==> flow/design.v <==
module RGB2Gray
(
    input   wire                clk             , 
    input   wire                rst_n           , 
    input   wire                RGB_hsync       ,    
    input   wire                RGB_vsync       ,    
    input   wire    [23:0]      RGB_data        ,    
    input   wire                RGB_de          ,    
    output  reg                 gray_hsync      ,    
    output  reg                 gray_vsync      ,    
    output  reg     [7:0]       gray_data       ,    
    output  reg                 gray_de              
);
    wire    [7:0]       R   ;
    wire    [7:0]       G   ;
    wire    [7:0]       B   ;
assign R    =   RGB_data[23:16];
assign G    =   RGB_data[15:8 ];
assign B    =   RGB_data[ 7:0 ];
always @(posedge clk or negedge rst_n) begin
    if(!rst_n)
        gray_data <= 0;
    else if(RGB_de == 1'b1)
        gray_data <= (R >> 2) + (R >> 5) + 
                     (G >> 1) + (G >> 4) + 
                     (B >> 4) + (B >> 5);
end
always @(posedge clk or negedge rst_n) begin
    if(!rst_n) begin
        gray_hsync <= 1'b0;
        gray_vsync <= 1'b0;
        gray_de    <= 1'b0;
    end
    else begin
        gray_hsync <= RGB_hsync;
        gray_vsync <= RGB_vsync;
        gray_de    <= RGB_de   ;
    end
end
endmodule
* Tool chain data of RGB2Gray
Tool output for the design above, in the order of the flow.
Lines are those of the file above, counted from 1.
Library cell names are shortened.
Not given: -
- Top module :: RGB2Gray
- Clock :: clk
- Standard-cell library :: sky130hd
- Corner :: tt_025C_1v80

* Word level
Yosys after proc, flatten, opt, wreduce and memory -nomap, before mapping. Enables and synchronous resets that opt folds into registers are not counted as muxes. Memory bits, and registers merged into a memory's read port (data or address), are not among the register bits. Print and check cells are not counted. Equal cells are merged and count once.
- Memories :: 0
- Latch bits :: 0
- RAM bits :: 0
- Elaborated cells :: 9
- Flip-flop bits (word level) :: 11
- Clocked read ports x word width :: 0
- Memory bits (read-only) :: 0
- Bitwise logic cells :: 0
- Div/mod/pow operators :: 0
- Shift-type cells :: 0
- Multiplexer cells :: 0
- $add $sub $neg :: 5
- Equal/unequal tests :: 0
- Multiply operators :: 0
- Magnitude comparators :: 0
- Reductions and logical operators :: 0
** Operators with widths (number)
- adder 8 x 4 -> 8 bit :: 2
- adder 7 x 7 -> 8 bit :: 1
- adder 8 x 3 -> 8 bit :: 1
- adder 6 x 3 -> 7 bit :: 1

* Logic depth
Longest topological path by Yosys (ltp), each cell counted once; first at word level (registers and memories cut), then after technology mapping (sequential cells cut; the memories' decode and read muxes count).
- Word-level depth :: 5
- ABC_AREA :: 0
- Gate-level depth with buffers :: 13
- Depth with buffers taken out :: 13

* Netlist
Yosys stat after the flow's synthesis: flattened, memories mapped to cells. It holds for the ABC_AREA given above (unset counts as 0); a run with the other value may have another netlist.
Totals and module areas in this step are rounded.
- Cell count :: 96
- Flip-flops :: 11
- Sequential part of the area :: 275.3 um^2
- Cell area after synthesis :: 1067 um^2
** Cells by type
- fa_1 :: number 15, area in all 300.288 um^2
- dfrtp_1 :: number 11, area in all 275.264 um^2
- ha_1 :: number 12, area in all 150.144 um^2
- inv_1 :: number 29, area in all 108.854 um^2
- mux2_2 :: number 3, area in all 33.782 um^2
- mux2i_1 :: number 3, area in all 30.029 um^2
- nand3b_1 :: number 3, area in all 22.522 um^2
- nor2b_1 :: number 2, area in all 12.512 um^2
- o211ai_2 :: number 1, area in all 12.512 um^2
- o2111a_1 :: number 1, area in all 11.261 um^2
- a21oi_1 :: number 2, area in all 10.01 um^2
- and2b_2 :: number 1, area in all 8.758 um^2
- nand4b_1 :: number 1, area in all 8.758 um^2
- o2111ai_1 :: number 1, area in all 8.758 um^2
- xnor2_1 :: number 1, area in all 8.758 um^2
- a211oi_1 :: number 1, area in all 7.507 um^2
- a21o_1 :: number 1, area in all 7.507 um^2
- o211ai_1 :: number 1, area in all 7.507 um^2
Not listed: further types 7, cells in them 7.

* Worst setup path after synthesis
OpenSTA on the mapped netlist: ideal clock, no wires. The path of least setup slack (recovery checks aside). Input and output delay are each 20% of the period. Register names are those of the netlist, which keeps one name where synthesis merged equal registers.
- Path type :: input-to-reg
- From :: input port RGB_data[7]
- To :: register gray_data[7]
- Required time :: 6.729 ns
- Stages on the path :: 11
- Path slack :: 2.643 ns
- Path delay :: 2.844 ns
- Period :: 6.86 ns
- Arrival :: 4.085 ns
- Synthesis period reached :: 4.217 ns
"path delay" = arrival - input delay + setup time.
"stages on the path": output pins that drive a net of the path, with the launching flip-flop's if there is one; two outputs of one cell count as two.
"synthesis period reached" = period - worst setup slack (recovery checks aside). The figure is calculated, with input and output delays left at 20% of the set period.
The rows between start and end are the longest chain of elaborated cells between them; the timing report does not say that the signal goes this way. Where chains are equally long, one stands for them.
A line is the first line of the expression or statement that the cell stems from. Yosys adds cells for indexed reads and writes and turns some case tables into memories.
- Path through :: inv_1 -> fa_1 -> inv_1 -> fa_1 -> inv_1 -> fa_1 -> inv_1 -> ha_1 -> a211oi_1 -> nor3_1 -> or3_1
- Length of the longest elaborated chain :: 2
- Elaborated cells between the ends (all ways) :: 2
- RTL lines with such cells :: 1
** RTL lines, path post-synthesis
- from (decl) :: RTL line 7 : input   wire    [23:0]      RGB_data        ,
- adder 8 x 4 -> 8 bit :: RTL line 24 : gray_data <= (R >> 2) + (R >> 5) +
- adder 8 x 3 -> 8 bit :: RTL line 24
- to (assign) :: RTL line 22 : gray_data <= 0;
- to (assign) :: RTL line 24
- to (decl) :: RTL line 11 : output  reg     [7:0]       gray_data       ,

* Worst path after layout
Path of least setup slack in the final report of record 1 (OpenROAD, finished layout, wires in). Where an end is a register, its clock arrival counts in the times.
- Path type :: input-to-reg
- From :: input port RGB_data[11]
- To :: register gray_data[4]
- Arrival :: 3.87 ns
- Required time :: 4.65 ns
- Path slack :: 0.77 ns
- Period :: 4.5 ns
- Stages on the path :: 11
The rows between start and end are the longest chain of elaborated cells between them; the timing report does not say that the signal goes this way. Where chains are equally long, one stands for them.
- Path through :: clkdlybuf4s50_1 -> fa_1 -> inv_1 -> fa_1 -> fa_1 -> inv_1 -> ha_2 -> inv_1 -> fa_2 -> xnor2_1 -> mux2_2
- Length of the longest elaborated chain :: 4
- Elaborated cells between the ends (all ways) :: 4
- RTL lines with such cells :: 1
** RTL lines, path post-layout
- from (decl) :: RTL line 7 : input   wire    [23:0]      RGB_data        ,
- adder 7 x 7 -> 8 bit :: RTL line 24 : gray_data <= (R >> 2) + (R >> 5) +
- adder 8 x 4 -> 8 bit (2 in a row) :: RTL line 24
- adder 8 x 3 -> 8 bit :: RTL line 24
- to (assign) :: RTL line 22 : gray_data <= 0;
- to (assign) :: RTL line 24
- to (decl) :: RTL line 11 : output  reg     [7:0]       gray_data       ,

Add stored flow runs of RGB2Gray

Record of 2 stored runs of the RTL-to-layout flow on RGB2Gray, platform sky130hd. The runs are unordered. Constraints: input delay and output delay 20% of the set period each, output load 0.01 pF.
"period achieved": clock period set for the run, less the worst setup slack. It is reckoned from that one timing run; input and output delays stay at 20% of the period that was set.
"time on the worst setup path": the worst setup path's part of the clock period (all of it between registers, 20% less for each end at a port) less its slack. A launch clock that arrives late makes it longer, a capture clock that arrives late makes it shorter.
"power consumption" rests on the timing tool's default activity at the inputs, not on a simulated workload.
The measured numbers are rounded.

* Record 1
** Files
==> flow/run.sh <==
#!/bin/bash
# the make line also repeats the synthesis and layout settings of config.mk as NAME=value (left out here)
make -C /OpenROAD-flow-scripts/flow DESIGN_CONFIG=/design/flow/config.mk WORK_HOME=/design/flow/orfs CLKGATE_MAP_FILE= finish
==> flow/config.mk <==
export PLATFORM = sky130hd
export DESIGN_NAME = RGB2Gray
export DESIGN_NICKNAME = RGB2Gray
export VERILOG_FILES = /design/flow/design.v
export SDC_FILE = /design/flow/constraint.sdc
export NUM_CORES = 4
export LEC_CHECK = 0
export CAP_MARGIN = 20
export CORE_MARGIN = 2
export CORE_UTILIZATION = 40
export SETUP_SLACK_MARGIN = 0.69
export SLEW_MARGIN = 20
==> flow/constraint.sdc <==
create_clock -name core_clock -period 4.5 [get_ports {clk}]
set_input_delay 0.9000 -clock core_clock [delete_from_list [all_inputs] [get_ports {clk}]]
set_output_delay 0.9000 -clock core_clock [all_outputs]
set_load 0.01 [all_outputs]
** Results
- Final setup TNS :: 0.000 ns
- Worst hold slack in the final report :: 0.514 ns
- Utilization in the final report :: 60.3%
- Die outline area :: 3097 um^2
- Worst setup slack after layout :: 0.773 ns
- Period achieved :: 3.727 ns
- Time on the worst setup path :: 2.83 ns
- Type of the worst setup path :: input-to-reg
- Yosys chip area after synthesis :: 1067 um^2
- Standard-cell area after layout :: 1508 um^2
- Power consumption :: 0.0006321 W

* Record 2
** Files
==> flow/run.sh <==
#!/bin/bash
# the make line also repeats the synthesis and layout settings of config.mk as NAME=value (left out here)
make -C /OpenROAD-flow-scripts/flow DESIGN_CONFIG=/design/flow/config.mk WORK_HOME=/design/flow/orfs CLKGATE_MAP_FILE= finish
==> flow/config.mk <==
export PLATFORM = sky130hd
export DESIGN_NAME = RGB2Gray
export DESIGN_NICKNAME = RGB2Gray
export VERILOG_FILES = /design/flow/design.v
export SDC_FILE = /design/flow/constraint.sdc
export NUM_CORES = 4
export LEC_CHECK = 0
export CAP_MARGIN = 20
export CORE_ASPECT_RATIO = 0.93
export CORE_MARGIN = 6
export CORE_UTILIZATION = 20
export CTS_CLUSTER_DIAMETER = 363
export GPL_ROUTABILITY_DRIVEN = 0
export MIN_ROUTING_LAYER = met1
export SETUP_SLACK_MARGIN = 0.32
export SLEW_MARGIN = 0
export TNS_END_PERCENT = 15
==> flow/constraint.sdc <==
create_clock -name core_clock -period 4.51 [get_ports {clk}]
set_input_delay 0.9020 -clock core_clock [delete_from_list [all_inputs] [get_ports {clk}]]
set_output_delay 0.9020 -clock core_clock [all_outputs]
set_load 0.01 [all_outputs]
** Results
- Final setup TNS :: 0.000 ns
- Worst hold slack in the final report :: 0.506 ns
- Utilization in the final report :: 29.7%
- Die outline area :: 7235 um^2
- Worst setup slack after layout :: 0.459 ns
- Period achieved :: 4.051 ns
- Time on the worst setup path :: 3.15 ns
- Type of the worst setup path :: input-to-reg
- Yosys chip area after synthesis :: 1067 um^2
- Standard-cell area after layout :: 1516 um^2
- Power consumption :: 0.0006142 W
