==> flow/design.v <==
module rgb2ycbcr
(
    input   wire                clk         ,
    input   wire                rst_n       ,
    input   wire                RGB_hsync   ,    
    input   wire                RGB_vsync   ,    
    input   wire    [23:0]      RGB_data    ,    
    input   wire                RGB_de      ,    
    output  wire                Y_hsync     ,    
    output  wire                Y_vsync     ,    
    output  wire    [ 7:0]      Y_data      ,    
    output  wire                Y_de             
);
wire    [ 7:0]              R0, G0, B0              ;
reg     [15:0]              R1, G1, B1              ;
reg     [15:0]              R2, G2, B2              ;
reg     [15:0]              R3, G3, B3              ;
reg     [15:0]              Y1, Cb1, Cr1            ;
reg     [ 7:0]              Y2, Cb2, Cr2            ;
reg     [ 2:0]              RGB_hsync_r             ;
reg     [ 2:0]              RGB_vsync_r             ;
reg     [ 2:0]              RGB_de_r                ;
assign R0 = RGB_data[23:16];
assign G0 = RGB_data[15: 8];
assign B0 = RGB_data[ 7: 0];
always @(posedge clk or negedge rst_n) begin
    if(!rst_n)begin
        {R1,G1,B1} <= {16'd0, 16'd0, 16'd0};
        {R2,G2,B2} <= {16'd0, 16'd0, 16'd0};
        {R3,G3,B3} <= {16'd0, 16'd0, 16'd0};
    end
    else begin
        {R1,G1,B1} <= { {R0 * 16'd77},  {G0 * 16'd150}, {B0 * 16'd29 } };
        {R2,G2,B2} <= { {R0 * 16'd43},  {G0 * 16'd85},  {B0 * 16'd128} };
        {R3,G3,B3} <= { {R0 * 16'd128}, {G0 * 16'd107}, {B0 * 16'd21 } };
    end
end
always @(posedge clk or negedge rst_n) begin
    if(!rst_n)begin
        Y1  <= 16'd0;
        Cb1 <= 16'd0;
        Cr1 <= 16'd0;
    end
    else begin
        Y1  <= R1 + G1 + B1;
        Cb1 <= B2 - R2 - G2 + 16'd32768;  
        Cr1 <= R3 - G3 - B3 + 16'd32768;  
    end
end
always @(posedge clk or negedge rst_n) begin
    if(!rst_n)begin
        Y2  <= 8'd0;
        Cb2 <= 8'd0;
        Cr2 <= 8'd0;
    end
    else begin
        Y2  <= Y1[15:8];  
        Cb2 <= Cb1[15:8];
        Cr2 <= Cr1[15:8];
    end
end
assign Y_data = Y2[7:0];  
always @(posedge clk or negedge rst_n) begin
    if(!rst_n) begin
        RGB_hsync_r <= 3'b0;
        RGB_vsync_r <= 3'b0;
        RGB_de_r    <= 3'b0;
    end
    else begin  
        RGB_hsync_r <= {RGB_hsync_r[1:0], RGB_hsync};
        RGB_vsync_r <= {RGB_vsync_r[1:0], RGB_vsync};
        RGB_de_r    <= {RGB_de_r[1:0],    RGB_de};
    end
end
assign Y_hsync = RGB_hsync_r[2];
assign Y_vsync = RGB_vsync_r[2];
assign Y_de    = RGB_de_r[2];
endmodule
Tool chain data of rgb2ycbcr

What the tools print for rgb2ycbcr, step after step.
Lines are those of the file above, counted from 1.
Operators carry their Yosys type and port widths (W data, S select, Z words).
Cell names lack the library's common part.
Not given: -

Design top: rgb2ycbcr
Clock: clk
Library: sky130hd
Library corner: tt_025C_1v80

Word-level counts

Counts by Yosys on the flattened word-level netlist (proc, flatten, opt, wreduce; memories kept). Register bits leave out memories and registers merged into their read ports (data or address); mux counts leave out enables and synchronous resets folded into registers. Print and check cells are left out. Cells with the same type and inputs are merged into one.

$add $sub $neg: 2
Multiply operators: 3

Operators with widths:

| kind                   | count |
| $mul A8 B7 Y15 const B | 2 |
| $mul A8 B5 Y13 const B | 1 |
| $add A15 B16 Y16       | 1 |
| $add A16 B13 Y16       | 1 |

Register bits after elaboration: 76
Output and inout port bits: 11
Word-level cells: 13

Depth

Depth = most cells in a row (Yosys ltp): at word level without a register or memory, in the mapped netlist without a sequential cell, where the memories' decode and read muxes count.

Depth in word-level cells: 2
ABC_AREA: 0
Mapped depth: 13

Netlist

Yosys stat after the flow's synthesis: flattened, memories mapped to cells. It holds for the ABC_AREA given above (unset counts as 0); a run with the other value may have another netlist.
Totals and module areas in this step are rounded.

Mapped cells: 455
Chip area (Yosys): 0.0052 mm^2
Flip-flop cells: 68
Buffer cells: 1

Cells by type:

| type      | count | area in all (um^2) |
| dfrtp_1   | 68    | 1.7E+03 |
| ha_1      | 113   | 1.41E+03 |
| fa_1      | 38    | 760.73 |
| inv_1     | 82    | 307.795 |
| xnor2_1   | 26    | 227.718 |
| a21oi_1   | 25    | 125.12 |
| a21o_1    | 11    | 82.579 |
| xor2_1    | 8     | 70.067 |
| nor2_1    | 14    | 52.55 |
| o21ai_0   | 10    | 50.048 |
| nor3_1    | 7     | 35.034 |
| nand2_1   | 9     | 33.782 |
| nand3_1   | 6     | 30.029 |
| a2111oi_4 | 1     | 27.526 |
| o21bai_1  | 3     | 22.522 |
| and3_1    | 3     | 18.768 |
| nor2b_1   | 3     | 18.768 |
| or2_2     | 3     | 18.768 |

Other cell types: 21; their cells: 25.

Worst setup path after synthesis

Source: OpenSTA report_checks on the synthesized netlist (no wires, ideal clock, input and output delay 20% of the period each), path of least setup slack; recovery checks are left aside. Register names are those of the netlist, which keeps one name where synthesis merged equal registers.

Kind: input-to-reg
Start point: input RGB_data[12]
End point: register G1[15]
Clock period: 4.04 ns
Input delay: 0.808 ns
Setup time: 0.118 ns
Time at the first pin: 0.808 ns
Arrival: 3.663 ns
Required time: 3.922 ns
Setup slack: 0.259 ns
Delay of the path: 2.973 ns
Stages on the path: 11
Buffers on the path: 0
Period reached after synthesis: 3.781 ns

"delay of the path" is the arrival time less input delay plus setup time.
"stages on the path" counts driving pins, that of a launching flip-flop among them; a cell with two outputs on the path counts twice.
"period reached after synthesis" = period - worst setup slack (recovery checks aside). The figure is calculated, with input and output delays left at 20% of the set period.
Between the ends stands the longest chain of elaborated cells between them, by number of cells; it is not shown to be the way that was timed. Of several equally long chains one is given.
Each line given opens the expression or statement behind the cell; cells for indexed reads and writes are added by Yosys, which also makes memories of some case tables.

Cells stage by stage: ha_1 > ha_1 > inv_1 > fa_1 > fa_1 > inv_1 > ha_1 > a2111oi_4 > nor2_2 > a221o_1 > a21o_1
Cells in the longest elaborated chain: 1
Elaborated cells between the ends (all ways): 1
RTL lines with such cells: 1

Ends and longest elaborated chain, after synthesis:

| element            | line | RTL |
| start: declaration | 7    | `input   wire    [23:0]      RGB_data    ,` |
| $mul A8 B7 Y15     | 33   | `{R1,G1,B1} <= { {R0 * 16'd77},  {G0 * 16'd150}, {B0 * 16'd29 } };` |
| end: declaration   | 15   | `reg     [15:0]              R1, G1, B1              ;` |

Path in the finished layout

From the final timing report of flow run 1: the path of least setup slack in the routed layout; clock arrival at registers is part of the times.

Kind: input-to-reg
Start point: input RGB_data[12]
End point: register G1[15]
Clock period: 3.4 ns
Input delay: 0.68 ns
Setup time: 0.11 ns
Time at the first pin: 0.68 ns
Arrival: 3.49 ns
Required time: 3.62 ns
Setup slack: 0.12 ns
Stages on the path: 12
Buffers on the path: 1

Between the ends stands the longest chain of elaborated cells between them, by number of cells; it is not shown to be the way that was timed. Of several equally long chains one is given.

Cells stage by stage: buf_8 > ha_4 > ha_4 > inv_2 > fa_1 > fa_1 > inv_2 > ha_4 > a2111oi_4 > nor2_2 > a221o_1 > a21o_1
Cells in the longest elaborated chain: 1
Elaborated cells between the ends (all ways): 1
RTL lines with such cells: 1

Ends and longest elaborated chain, after layout:

| element            | line | RTL |
| start: declaration | 7    | `input   wire    [23:0]      RGB_data    ,` |
| $mul A8 B7 Y15     | 33   | `{R1,G1,B1} <= { {R0 * 16'd77},  {G0 * 16'd150}, {B0 * 16'd29 } };` |
| end: declaration   | 15   | `reg     [15:0]              R1, G1, B1              ;` |

--- measured runs ---
rgb2ycbcr through Yosys and OpenROAD on sky130hd: 2 stored runs, unordered, with their settings and measured results. The constraints put input and output delay at 20% of the set period each and load the outputs with 0.01 pF.
"achieved clock period" is the run's clock period less its worst setup slack. It is reckoned from that one timing run; input and output delays stay at 20% of the period that was set.
"critical path time" = time allowed to the worst setup path (clock period - input delay - output delay, where it has them) - its slack; a late launch clock adds to it, a late capture clock takes from it.
By "power" is meant OpenSTA's value without simulated activity: inputs other than the clock are taken to toggle once in ten clock periods, and the tool carries that through the logic.
Results are given in rounded form.

## Flow run 1

==> flow/run.sh <==
#!/bin/bash
# the make line also repeats the synthesis and layout settings of config.mk as NAME=value (left out here)
make -C /OpenROAD-flow-scripts/flow DESIGN_CONFIG=/design/flow/config.mk WORK_HOME=/design/flow/orfs CLKGATE_MAP_FILE= finish
==> flow/config.mk <==
export PLATFORM = sky130hd
export DESIGN_NAME = rgb2ycbcr
export DESIGN_NICKNAME = rgb2ycbcr
export VERILOG_FILES = /design/flow/design.v
export SDC_FILE = /design/flow/constraint.sdc
export NUM_CORES = 4
export LEC_CHECK = 0
export ABC_AREA = 0
export CAP_MARGIN = 40
export CELL_PAD_IN_SITES_GLOBAL_PLACEMENT = 2
export CORE_MARGIN = 2
export CORE_UTILIZATION = 41
export SETUP_SLACK_MARGIN = 0.64
export SLEW_MARGIN = 20
==> flow/constraint.sdc <==
create_clock -name core_clock -period 3.4 [get_ports {clk}]
set_input_delay 0.6800 -clock core_clock [delete_from_list [all_inputs] [get_ports {clk}]]
set_output_delay 0.6800 -clock core_clock [all_outputs]
set_load 0.01 [all_outputs]

| result of flow run 1 | value |
|---|---|
| chip area after synthesis (Yosys) | 0.0052 mm^2 |
| die area | 0.0136 mm^2 |
| area of the standard cells in the finished layout | 0.00776 mm^2 |
| utilization of the finished layout | 62.0 % |
| smallest setup slack | 0.124 ns |
| summed negative setup slack | 0.000 ns |
| power | 6060 uW |
| achieved clock period | 3.276 ns |
| critical path time | 2.60 ns |
| class of the worst setup path | input-to-reg |

## Flow run 2

==> flow/run.sh <==
#!/bin/bash
# the make line also repeats the synthesis and layout settings of config.mk as NAME=value (left out here)
make -C /OpenROAD-flow-scripts/flow DESIGN_CONFIG=/design/flow/config.mk WORK_HOME=/design/flow/orfs CLKGATE_MAP_FILE= finish
==> flow/config.mk <==
export PLATFORM = sky130hd
export DESIGN_NAME = rgb2ycbcr
export DESIGN_NICKNAME = rgb2ycbcr
export VERILOG_FILES = /design/flow/design.v
export SDC_FILE = /design/flow/constraint.sdc
export NUM_CORES = 4
export LEC_CHECK = 0
export ABC_AREA = 1
export CAP_MARGIN = 5
export CELL_PAD_IN_SITES_GLOBAL_PLACEMENT = 3
export CORE_MARGIN = 2
export CORE_UTILIZATION = 59
export CTS_CLUSTER_DIAMETER = 135
export GPL_TIMING_DRIVEN = 0
export PLACE_DENSITY_LB_ADDON = 0.25
export SETUP_SLACK_MARGIN = 0.12
export SLEW_MARGIN = 35
==> flow/constraint.sdc <==
create_clock -name core_clock -period 4.04 [get_ports {clk}]
set_input_delay 0.8080 -clock core_clock [delete_from_list [all_inputs] [get_ports {clk}]]
set_output_delay 0.8080 -clock core_clock [all_outputs]
set_load 0.01 [all_outputs]

Flow run 2: incomplete, placement halted on FLW-0024
--- end ---
